==> flow/design.v <==
module router_fifo(clock,resetn,soft_reset,write_enb,read_enb,lfd_state,data_in,data_out,empty,full);
parameter FIFO_WIDTH = 9,
          FIFO_DEPHT = 16,
		  ADDR_SIZE = 4;
input clock,resetn,soft_reset,write_enb,read_enb,lfd_state;
input [FIFO_WIDTH-2:0]data_in;
output reg [FIFO_WIDTH-2:0]data_out;
output  empty,full;
reg [FIFO_WIDTH-1:0]mem[FIFO_DEPHT-1:0];
reg [ADDR_SIZE-1:0]wr_ptr,rd_ptr;
reg [ADDR_SIZE:0]fifo_count;
reg [6:0]counter;
reg temp;
integer i;
always @(posedge clock)
  begin
   temp <= (!resetn||soft_reset) ? 1'b0 : lfd_state;
    if(!resetn)
	 begin
	  for(i=0;i<FIFO_DEPHT;i=i+1)
	   mem[i] <= 9'd0;
	   {rd_ptr, wr_ptr} <= 8'd0;
       data_out <= 8'd0;
     end
	else if (soft_reset)
	 begin
	  for(i=0;i<FIFO_DEPHT;i=i+1)
	   mem[i] <= 9'd0;
	   {rd_ptr, wr_ptr} <= 8'd0;
       data_out <= 8'dz;
     end
    else
     begin
       if(write_enb && !full)
	    begin
		  mem[wr_ptr] <= {temp,data_in};
		  wr_ptr <= wr_ptr + 1'b1;
	    end
	   if(read_enb && !empty) 
		  begin
		  data_out <= mem[rd_ptr];
		  rd_ptr <= rd_ptr +1'b1;
		  end
     end
end
always @(posedge clock)
  begin
   if(!resetn)
	 counter <= 7'd0;
	else if(soft_reset)
	 counter <= 7'd0;
	else
	 begin
   if(temp)
    counter <= data_in[7:2] + 2'b10;
   else if(counter == 7'd0)
	  data_out <= 8'dz; 
   else if(read_enb && !empty)
	  counter <= counter - 1'b1;
   else 
	  counter <= counter;
    end
	end
always@ (posedge clock)
 begin
  if(!resetn||soft_reset)
   fifo_count <= 0;
    else 
	begin
	 case ({write_enb,read_enb})
	  2'b00 : fifo_count <= fifo_count;
	  2'b01 : fifo_count <= (fifo_count==0) ? 0 : fifo_count-1;
	  2'b10 : fifo_count <= (fifo_count==16) ? 16 : fifo_count +1;
	  2'b11 : fifo_count <= fifo_count;
	  default : fifo_count <= fifo_count;
	  endcase
	  end
	  end
assign empty =(fifo_count==0);
assign full =(fifo_count==16);
endmodule 
module router_fsm(input clock,resetn,pkt_valid,low_pkt_valid,parity_done,soft_reset_0,soft_reset_1,soft_reset_2,fifo_full,
                  fifo_empty_0,fifo_empty_1,fifo_empty_2,input [1:0]data_in,output detect_add,ld_state,laf_state,full_state,
				  write_enb_reg,rst_int_reg,lfd_state,busy);
reg [2:0] ps,ns;
reg [1:0]addr;
parameter DECODE_ADDRESS     = 3'b000,
          LOAD_FIRST_DATA    = 3'b001,
          LOAD_DATA          = 3'b010,
          LOAD_PARITY        = 3'b011,
          CHECK_PARITY_ERROR = 3'b100,
          FIFO_FULL_STATE    = 3'b101,
          LOAD_AFTER_FULL    = 3'b110,
          WAIT_TILL_EMPTY    = 3'b111;
always @(posedge clock)
  begin
    if(!resetn||soft_reset_0||soft_reset_1||soft_reset_2)
	  ps <= DECODE_ADDRESS;
	else
	  ps <= ns;
  end		  
always @(*)
  begin
     case (ps)
	  DECODE_ADDRESS  :  if((pkt_valid && (data_in[1:0] == 0) && fifo_empty_0)|| 
	                       (pkt_valid && (data_in[1:0] == 1) && fifo_empty_1) || 
						   (pkt_valid && (data_in[1:0] == 2) && fifo_empty_2))
					     ns = LOAD_FIRST_DATA;
					     else if((pkt_valid && (data_in[1:0] == 0) && !fifo_empty_0)|| 
	                       (pkt_valid && (data_in[1:0] == 1) && !fifo_empty_1) || 
						   (pkt_valid && (data_in[1:0] == 2) && !fifo_empty_2))
					     ns = WAIT_TILL_EMPTY;
					     else
					     ns = DECODE_ADDRESS;
	  LOAD_FIRST_DATA :  ns = LOAD_DATA;
	  LOAD_DATA       :  if (!fifo_full && !pkt_valid)
	                     ns = LOAD_PARITY;
						 else if (fifo_full)
						 ns = FIFO_FULL_STATE;
						 else
						 ns = LOAD_DATA;
	  LOAD_PARITY     :  ns = CHECK_PARITY_ERROR;
   CHECK_PARITY_ERROR :  if (!fifo_full)
	                     ns = DECODE_ADDRESS;
						 else
						 ns = FIFO_FULL_STATE;
	  FIFO_FULL_STATE :  if (!fifo_full)
	                     ns = LOAD_AFTER_FULL;
						 else
						 ns = FIFO_FULL_STATE;
	  LOAD_AFTER_FULL :  if (!parity_done && low_pkt_valid)
						 ns = LOAD_PARITY;
						 else if (!parity_done && !low_pkt_valid)
						 ns = LOAD_DATA;
						 else
						 ns = DECODE_ADDRESS;
	  WAIT_TILL_EMPTY :  if ((fifo_empty_0 && (addr == 2'b00)) || (fifo_empty_1 && (addr == 2'b01)) || (fifo_empty_2 &&(addr == 2'b10)))
	                     ns = LOAD_FIRST_DATA;
						 else
						 ns = WAIT_TILL_EMPTY;
	   default        :  ns = DECODE_ADDRESS;
	endcase
  end
always @(posedge clock)
  begin
    if(ps == DECODE_ADDRESS)
	 addr <= data_in;
	else
	 addr <= addr;
	end
assign busy = ((ps == LOAD_FIRST_DATA) || (ps == LOAD_PARITY) || (ps == FIFO_FULL_STATE) || (ps == LOAD_AFTER_FULL) ||
               (ps == WAIT_TILL_EMPTY) || (ps == CHECK_PARITY_ERROR)) ? 1:0;
assign write_enb_reg = ((ps == LOAD_DATA) || (ps == LOAD_PARITY) || (ps == LOAD_AFTER_FULL)) ? 1:0;		   
assign detect_add = (ps == DECODE_ADDRESS) ? 1:0;
assign lfd_state = (ps == LOAD_FIRST_DATA) ? 1:0;
assign ld_state = (ps == LOAD_DATA) ? 1:0;
assign full_state = (ps == FIFO_FULL_STATE) ? 1:0;
assign laf_state = (ps == LOAD_AFTER_FULL) ? 1:0;
assign rst_int_reg = (ps == CHECK_PARITY_ERROR) ? 1:0;
endmodule
module router_register(input clock,resetn,pkt_valid,fifo_full,rst_int_reg,detect_add,ld_state,laf_state,full_state,lfd_state,
       input [7:0]data_in,output reg parity_done,low_pkt_valid,err,output reg [7:0]dout);
reg [7:0]header_byte;
reg [7:0]fifo_full_state_byte;
reg [7:0]internal_parity_byte;
reg [7:0]packet_parity_byte;
always @(posedge clock)
 begin 
   if(!resetn)
    begin
	header_byte          = 8'd0;
    fifo_full_state_byte = 8'd0;
	end
else
 begin
  header_byte = (detect_add && pkt_valid && data_in[1:0] != 2'b11) ? data_in : header_byte;
  fifo_full_state_byte = (ld_state && fifo_full) ? data_in : fifo_full_state_byte;
end
end
always@(posedge clock)
 begin
  if(!resetn)
   packet_parity_byte   = 8'd0;
  else
  packet_parity_byte = ((ld_state && !fifo_full && !pkt_valid) || (laf_state && !pkt_valid && !parity_done)) ? data_in : packet_parity_byte;
 end
always@(posedge clock)
 begin
  if(!resetn)
	internal_parity_byte <= 8'd0;
  else if(detect_add)
	internal_parity_byte <= 8'd0;
  else if(!full_state)
	begin
    if (lfd_state)
    internal_parity_byte <=  internal_parity_byte ^ header_byte;
    else if (ld_state && pkt_valid)
    internal_parity_byte <=  internal_parity_byte ^ data_in; 
end 
  else
	internal_parity_byte <= internal_parity_byte;
    end
always @(posedge clock)
 begin
  if (!resetn)
    parity_done <= 1'b0;
  else if (detect_add)
    parity_done <= 1'b0;
  else
   parity_done <= ((ld_state && !fifo_full && !pkt_valid) || (laf_state && !pkt_valid && !parity_done)) ? 1'b1 : 1'b0;
  end
always @(posedge clock)
 begin
  if(!resetn) 
    dout <= 8'd0;
  else if(lfd_state)
    dout <= header_byte;
  else if(laf_state)
    dout <= fifo_full_state_byte;
  else if (ld_state && !fifo_full)
    dout <= data_in;
  else if(parity_done && (internal_parity_byte == packet_parity_byte))
    dout <= packet_parity_byte;
  else
    dout <= dout;
 end
always @(posedge clock)
 begin
  if(!resetn)
   low_pkt_valid <= 1'b0;
  else if(rst_int_reg)
   low_pkt_valid <= 1'b0;
  else 
   low_pkt_valid <= (!pkt_valid) ? 1'b1 : 1'b0;
 end
always @(posedge clock)
  begin
	if(!resetn)
	  err <= 1'b0;
	else if(parity_done)
	  err <= (packet_parity_byte != internal_parity_byte) ? 1'b1 : 1'b0;
	else
	 err <= 1'b0;
	end
endmodule
module router_sync(input detect_add,write_enb_reg,clock,resetn,empty_0,empty_1,empty_2,full_0,full_1,full_2,
                   read_enb_0,read_enb_1,read_enb_2,input [1:0]data_in,output reg [2:0]write_enb,
                   output reg fifo_full,soft_reset_0,soft_reset_1,soft_reset_2,output vld_out_0,vld_out_1,vld_out_2); 
reg [1:0]temp;
reg [4:0]counter_0,counter_1,counter_2;
parameter FIFO_1 = 2'b00,
          FIFO_2 = 2'b01,
		  FIFO_3 = 2'b10;
always @(posedge clock)
  begin
    if(!resetn)
	   temp <= 2'b00;
	else if(detect_add)
	   temp <= data_in;
	else
		temp <= temp;
  end
always@(*)
	begin
      if(write_enb_reg)
		 begin
		  case(temp)
		   FIFO_1 : write_enb = 3'b001;
		   FIFO_2 : write_enb = 3'b010;
		   FIFO_3 : write_enb = 3'b100;
		  default : write_enb = 3'b000;
		 endcase
		end
		else
		write_enb = 3'b000;
	end
always@(*)
	begin
		case(temp)
		    FIFO_1 : fifo_full = full_0;
			FIFO_2 : fifo_full = full_1;
			FIFO_3 : fifo_full = full_2;
		   default : fifo_full = 1'b0;
		  endcase
	end
always @(posedge clock)
  begin
   if(!resetn)
	begin
     counter_0 <= 5'd0;
     counter_1 <= 5'd0;
     counter_2 <= 5'd0;
     soft_reset_0 <= 1'b0;
     soft_reset_1 <= 1'b0;
     soft_reset_2 <= 1'b0;
    end
   else
    begin
	 if(!empty_0)
	  begin
	  if(!read_enb_0)
	   begin
	   counter_0 <= (counter_0 <= 5'd28) ? counter_0 + 1 : 5'd0;
	   soft_reset_0 <= (counter_0 == 5'd29) ? 1'b1 : 1'b0;
	  end
	  if(read_enb_0)
	   counter_0 <= 5'd0;
	 end
	 if(!empty_1)
	  begin
	  if(!read_enb_1)
	   begin
	   counter_1 <= (counter_1 <= 5'd28) ? counter_1 + 1'b1 : 5'd0;
	   soft_reset_1 <= (counter_1 == 5'd29) ? 1'b1 : 1'b0;
	  end
	  if(read_enb_1)
	   counter_1 <= 5'd0;
	 end
	 if(!empty_2)
	  begin
	  if(!read_enb_2)
	   begin
	   counter_2 <= (counter_2 <= 5'd28) ? counter_2 + 1'b1 : 5'd0;
	   soft_reset_2 <= (counter_2 == 5'd29) ? 1'b1 : 1'b0;
	  end
	  if(read_enb_2)
	   counter_2 <= 5'd0;
	 end
	end
  end
 assign vld_out_0 = ! empty_0;
 assign vld_out_1 = ! empty_1;
 assign vld_out_2 = ! empty_2;
endmodule
module router_top(input clock,resetn,read_enb_0,read_enb_1,read_enb_2,pkt_valid,input [7:0]data_in,
                  output [7:0]data_out_0,data_out_1,data_out_2,output vld_out_0,vld_out_1,vld_out_2,error,busy);
wire [2:0] write_enb;
wire [7:0] dout;
router_fifo FIFO_0(.clock		(clock),
				   .resetn		(resetn),
				   .soft_reset	(soft_reset_0),
				   .write_enb	(write_enb[0]),
				   .read_enb	(read_enb_0),
				   .lfd_state	(lfd_state),
				   .data_in		(dout),
				   .data_out	(data_out_0),
				   .empty		(empty_0),
				   .full		(full_0));
router_fifo FIFO_1(.clock		(clock),
				   .resetn		(resetn),
				   .soft_reset	(soft_reset_1),
				   .write_enb	(write_enb[1]),
				   .read_enb	(read_enb_1),
				   .lfd_state	(lfd_state),
				   .data_in		(dout),
				   .data_out	(data_out_1),
				   .empty		(empty_1),
				   .full		(full_1));
router_fifo FIFO_2(.clock		(clock),
				   .resetn		(resetn),
				   .soft_reset	(soft_reset_2),
				   .write_enb	(write_enb[2]),
				   .read_enb	(read_enb_2),
				   .lfd_state	(lfd_state),
				   .data_in		(dout),
				   .data_out	(data_out_2),
				   .empty		(empty_2),
				   .full		(full_2));
router_fsm FSM(.clock			(clock),
			   .resetn			(resetn),
			   .pkt_valid		(pkt_valid),
			   .low_pkt_valid	(low_pkt_valid),
			   .parity_done 	(parity_done),
			   .soft_reset_0	(soft_reset_0),
			   .soft_reset_1	(soft_reset_1),
			   .soft_reset_2	(soft_reset_2),
			   .fifo_full		(fifo_full),
			   .fifo_empty_0	(empty_0),
			   .fifo_empty_1	(empty_1),
			   .fifo_empty_2	(empty_2),
			   .data_in			(data_in[1:0]),
			   .detect_add		(detect_add),
			   .ld_state		(ld_state),
			   .laf_state		(laf_state),
			   .full_state		(full_state),
			   .write_enb_reg	(write_enb_reg),
			   .rst_int_reg		(rst_int_reg),	   
			   .lfd_state		(lfd_state),
	           .busy			(busy));
router_sync SYNC(.detect_add	(detect_add),
                 .write_enb_reg (write_enb_reg),
			     .clock		    (clock),
				 .resetn		(resetn),
				 .empty_0		(empty_0),
				 .empty_1		(empty_1),
				 .empty_2		(empty_2),
				 .full_0		(full_0),
				 .full_1		(full_1),
				 .full_2		(full_2),		  
				 .read_enb_0	(read_enb_0),
				 .read_enb_1	(read_enb_1),
				 .read_enb_2	(read_enb_2),
	             .data_in		(data_in[1:0]),
				 .write_enb	    (write_enb),
				 .fifo_full	    (fifo_full),
				 .soft_reset_0	(soft_reset_0),
				 .soft_reset_1	(soft_reset_1),
				 .soft_reset_2  (soft_reset_2),
				 .vld_out_0	    (vld_out_0),
				 .vld_out_1	    (vld_out_1),
				 .vld_out_2	    (vld_out_2));
router_register REG(.clock	       (clock),
					.resetn		   (resetn),
				    .pkt_valid	   (pkt_valid),
				    .fifo_full	   (fifo_full),
				    .rst_int_reg   (rst_int_reg),
					.detect_add	   (detect_add),
				    .ld_state	   (ld_state),
					.laf_state	   (laf_state),
					.full_state	   (full_state),
					.lfd_state	   (lfd_state),
					.data_in	   (data_in),								   
					.parity_done   (parity_done),
					.low_pkt_valid (low_pkt_valid),
					.err	       (error),
					.dout		   (dout)); 
endmodule					
-- Reports on router_top
Tool output for the design above, in the order of the flow.
Line numbers count from 1 in the design file above.
Operators: Yosys type, input widths -> output width; for muxes data width and select width s.
Cell names lack the library's common part.
Not given: n/a
- top: router_top
- clock: clock
- cell library: sky130hd
- timing corner: tt_025C_1v80

-- Elaborated design
Yosys after proc, flatten, opt, wreduce and memory -nomap, before mapping. Memory bits, and registers merged into a memory's read port (data or address), are not among the register bits. Print and check cells are not counted. Equal cells are merged and count once.
- noted register bits after elaboration: 67
- bits of input ports: 14
- elaborated cells at 184
- add/subtract/negate cells: 9
- magnitude comparators at 3
- eq/ne operators: 30
- noted mux-type cells: 44
- noted bitwise logic cells: 10
- reductions and logical operators: 70
- operators by type and width (kind ; number):
    $mux 5 ; 12
    $add 5x1->5 const B ; 6
    $eq 5x5->1 const B ; 6
    $pmux 5 s2 ; 3
    $pmux 3 s8 ; 1
    $mux 3 ; 8
    $logic_and 1x1->1 ; 22
    $logic_or 1x1->1 ; 19
    $eq 2x2->1 const B ; 9
    $xor 8x8->8 ; 2
    $mux 8 ; 2
    $sub 5x1->5 const B ; 3
    $le 5x5->1 const B ; 3
    $logic_not 5->1 ; 3
    $mux 1 ; 14
    $eq 2x1->1 const B ; 6
    $logic_not 2->1 ; 6
    $eq 3x3->1 const B ; 4
    $reduce_and 2->1 ; 5
    $reduce_or 2->1 ; 5
    $pmux 3 s3 ; 1
    $not 1->1 ; 8
    $logic_not 1->1 ; 8
    $ne 8x8->1 ; 1
    $eq 3x2->1 const B ; 2
    $mux 2 ; 2
    $eq 3x1->1 const B ; 1
    $logic_not 3->1 ; 1
Not listed: further kinds 3, cells in them 3.

-- Logic depth
Yosys ltp: most cells in a row. Word level: on the elaborated netlist, between registers, memories and ports. Mapped: between sequential cells and ports; inverters and the memories' decode and read muxes count.
- word-level depth at 8
- noted ABC_AREA: 0
- gate-level depth with buffers at 9
- noted mapped depth without buffers: 8

-- Mapped cells and area
Source: synth_stat.txt of the flow (Yosys; design flattened, memories mapped). It holds for the ABC_AREA given above (unset counts as 0); a run with the other value may have another netlist.
The area totals of this step are shown rounded.
- cell types (cell type ; number ; area in all (um^2)):
    dfxtp_1 ; 70 ; 1.4E+03
    mux2i_1 ; 28 ; 280.269
    ha_1 ; 21 ; 262.752
    buf_4 ; 25 ; 187.68
    nand2_1 ; 40 ; 150.144
    o21ai_0 ; 30 ; 150.144
    a21oi_1 ; 28 ; 140.134
    nor2b_1 ; 22 ; 137.632
    nor2_1 ; 29 ; 108.854
    nand3_1 ; 20 ; 100.096
    inv_1 ; 23 ; 86.333
    xor2_1 ; 9 ; 78.826
    or3_1 ; 10 ; 62.56
    nand4b_1 ; 7 ; 61.309
    a22oi_1 ; 8 ; 60.058
    edfxtp_1 ; 2 ; 60.058
    clkbuf_1 ; 15 ; 56.304
    nand2b_1 ; 8 ; 50.048
Other cell types: 48; their cells: 102.
- standard cells after synthesis at 497
- noted synthesis area: 4213 um^2
- area of sequential cells at 1461 um^2
- flip-flops at 72
- noted buffer cells: 50
The figures by module come from a second, unflattened synthesis with its own total; it is not the netlist above.
- cell total of the unflattened synthesis: 593
- area total of the unflattened synthesis at 5210 um^2
Rows give one instance, submodules left out.
- modules (module ; instances ; cells ; area (um^2) ; seq. area (um^2)):
    router_register ; 1 ; 235 ; 2148 ; 860.8
    router_fifo ; 3 ; 63 ; 504.2 ; 100.1
    router_sync ; 1 ; 126 ; 1095 ; 400.4
    router_fsm ; 1 ; 43 ; 454.2 ; 220.2
    router_top ; 1 ; 0 ; 0.0 ; 0.0

-- Path before layout
OpenSTA on the mapped netlist: ideal clock, no wires. The path of least setup slack (recovery checks aside). Input and output delay are each 20% of the period. Register names are those of the netlist, which keeps one name where synthesis merged equal registers.
- path kind: register to register
- from: reg FSM.ps
- to: reg FIFO_1.fifo_count[2]
- noted period: 2500 ps
- setup time at 70 ps
- arrival at 1816 ps
- required time: 2430 ps
- setup slack: 613 ps
- noted path delay: 1886 ps
- driving pins on the path at 9
- noted buffers on the path: 1
- noted period reached after synthesis: 1887 ps
"path delay" is the arrival time less input delay plus setup time.
"driving pins on the path" counts driving pins, that of a launching flip-flop among them; a cell with two outputs on the path counts twice.
"period reached after synthesis" = period - worst setup slack (recovery checks aside). The figure is calculated, with input and output delays left at 20% of the set period.
An end named without its bit number is one bit of that signal or, where synthesis recoded a state register, one of its new flip-flops.
At most two assigning lines are given for a register; there are more.
- cells stage by stage: dfxtp_1 nor3_1 nor2_1 ha_1 clkbuf_1 nor2b_1 a32oi_1 or3_2 a21oi_1
- ends and longest elaborated chain, post-synthesis (element ; RTL line ; source):
    from (decl) ; 85 ; reg [2:0] ps,ns;
    from (assign) ; 98 ; ps <= DECODE_ADDRESS;
    from (assign) ; 100 ; ps <= ns;
    to (assign) ; 71 ; 2'b00 : fifo_count <= fifo_count;
    to (assign) ; 72 ; 2'b01 : fifo_count <= (fifo_count==0) ? 0 : fifo_count-1;
    to (decl) ; 11 ; reg [ADDR_SIZE:0]fifo_count;
Chain of elaborated cells between the ends: none given.

-- Path in the finished layout
From the final timing report of run A: the path of least setup slack in the routed layout; clock arrival at registers is part of the times.
The path's times are printed in steps of 10 ps; the period is the one set.
- path kind: register to output
- from: reg FIFO_1.fifo_count[0]
- to: out vld_out_1
- noted period: 3060 ps
- arrival at 2240 ps
- required time: 2450 ps
- setup slack: 210 ps
- driving pins on the path at 6
- noted buffers on the path: 1
Between the ends stands the longest chain of elaborated cells between them, by number of cells; it is not shown to be the way that was timed. Of several equally long chains one is given.
A line is the first line of the expression or statement that the cell stems from. Yosys adds cells for indexed reads and writes and turns some case tables into memories.
At most two assigning lines are given for a register; there are more.
- cells stage by stage: dfxtp_1 inv_1 ha_1 nor4b_4 inv_2 clkdlybuf4s50_1
- length of the longest elaborated chain: 2
- ends and longest elaborated chain, after layout (element ; RTL line ; source):
    from (decl) ; 11 ; reg [ADDR_SIZE:0]fifo_count;
    from (assign) ; 71 ; 2'b00 : fifo_count <= fifo_count;
    from (assign) ; 72 ; 2'b01 : fifo_count <= (fifo_count==0) ? 0 : fifo_count-1;
    $logic_not 5->1 ; 79 ; assign empty =(fifo_count==0);
    $logic_not 1->1 ; 332 ; assign vld_out_1 = ! empty_1;
    to (decl) ; 336 ; output [7:0]data_out_0,data_out_1,data_out_2,output vld_out_0,vld_out_1,vld_out_2,error,busy);

==> runs of router_top <==
Top module router_top; platform sky130hd; tools Yosys and OpenROAD; 2 stored runs in no particular order. Input and output delays are each 20% of the period that was set; the output load is 0.01 pF.
By "achieved period" is meant the clock period of the run minus its worst setup slack. This is arithmetic on one report: input and output delays are still those of the set period (20% each).
"worst path time" = time allowed to the worst setup path (clock period - input delay - output delay, where it has them) - its slack; a late launch clock adds to it, a late capture clock takes from it.
"total power of the final layout" is the tool's figure for a default switching activity; nothing was simulated.
"worst path time" is known to 10 ps.
Results are given in rounded form.

Run A

==> flow/run.sh <==
#!/bin/bash
# the make line also repeats the synthesis and layout settings of config.mk as NAME=value (left out here)
make -C /OpenROAD-flow-scripts/flow DESIGN_CONFIG=/design/flow/config.mk WORK_HOME=/design/flow/orfs CLKGATE_MAP_FILE= finish
==> flow/config.mk <==
export PLATFORM = sky130hd
export DESIGN_NAME = router_top
export DESIGN_NICKNAME = router_top
export VERILOG_FILES = /design/flow/design.v
export SDC_FILE = /design/flow/constraint.sdc
export NUM_CORES = 4
export LEC_CHECK = 0
export ABC_AREA = 0
export CAP_MARGIN = 20
export CELL_PAD_IN_SITES_DETAIL_PLACEMENT = 0
export CELL_PAD_IN_SITES_GLOBAL_PLACEMENT = 1
export CORE_MARGIN = 2
export CORE_UTILIZATION = 38
export CTS_CLUSTER_DIAMETER = 88
export CTS_CLUSTER_SIZE = 76
export GPL_ROUTABILITY_DRIVEN = 1
export MAX_ROUTING_LAYER = met4
export PLACE_DENSITY = 0.88
export SETUP_SLACK_MARGIN = -0.21
export SLEW_MARGIN = 20
export TNS_END_PERCENT = 10
==> flow/constraint.sdc <==
create_clock -name core_clock -period 3.06 [get_ports {clock}]
set_input_delay 0.6120 -clock core_clock [delete_from_list [all_inputs] [get_ports {clock}]]
set_output_delay 0.6120 -clock core_clock [all_outputs]
set_load 0.01 [all_outputs]

Measured in run A:
- cell area after synthesis: 4213 um^2
- final design utilization: 42.5 %
- worst path time at 2240 ps
- class of the worst setup path: register to output
- total negative slack: 0 ps
- noted the area inside the die boundary: 11940 um^2
- noted the achieved period: 2852 ps
- noted the setup slack of the critical path: 208 ps
- total power of the final layout at 3553 µW

Run B

==> flow/run.sh <==
#!/bin/bash
# the make line also repeats the synthesis and layout settings of config.mk as NAME=value (left out here)
make -C /OpenROAD-flow-scripts/flow DESIGN_CONFIG=/design/flow/config.mk WORK_HOME=/design/flow/orfs CLKGATE_MAP_FILE= finish
==> flow/config.mk <==
export PLATFORM = sky130hd
export DESIGN_NAME = router_top
export DESIGN_NICKNAME = router_top
export VERILOG_FILES = /design/flow/design.v
export SDC_FILE = /design/flow/constraint.sdc
export NUM_CORES = 4
export LEC_CHECK = 0
export ABC_AREA = 1
export CAP_MARGIN = 20
export CELL_PAD_IN_SITES_DETAIL_PLACEMENT = 0
export CELL_PAD_IN_SITES_GLOBAL_PLACEMENT = 1
export CORE_MARGIN = 2
export CORE_UTILIZATION = 29
export CTS_CLUSTER_DIAMETER = 28
export CTS_CLUSTER_SIZE = 89
export GPL_ROUTABILITY_DRIVEN = 0
export GPL_TIMING_DRIVEN = 0
export MAX_ROUTING_LAYER = met4
export PLACE_DENSITY_LB_ADDON = 0.16
export SETUP_SLACK_MARGIN = 0.11
export SLEW_MARGIN = 20
export TNS_END_PERCENT = 75
==> flow/constraint.sdc <==
create_clock -name core_clock -period 1.06 [get_ports {clock}]
set_input_delay 0.2120 -clock core_clock [delete_from_list [all_inputs] [get_ports {clock}]]
set_output_delay 0.2120 -clock core_clock [all_outputs]
set_load 0.01 [all_outputs]

Measured in run B:
- noted the area inside the die boundary: 15720 um^2
- noted the setup slack of the critical path: -456 ps
- final design utilization: 41.9 %
- worst path time at 1520 ps
- class of the worst setup path: register to register
- total negative slack: -17770 ps
- total power of the final layout at 10420 µW
- noted the achieved period: 1516 ps
- cell area after synthesis: 4273 um^2
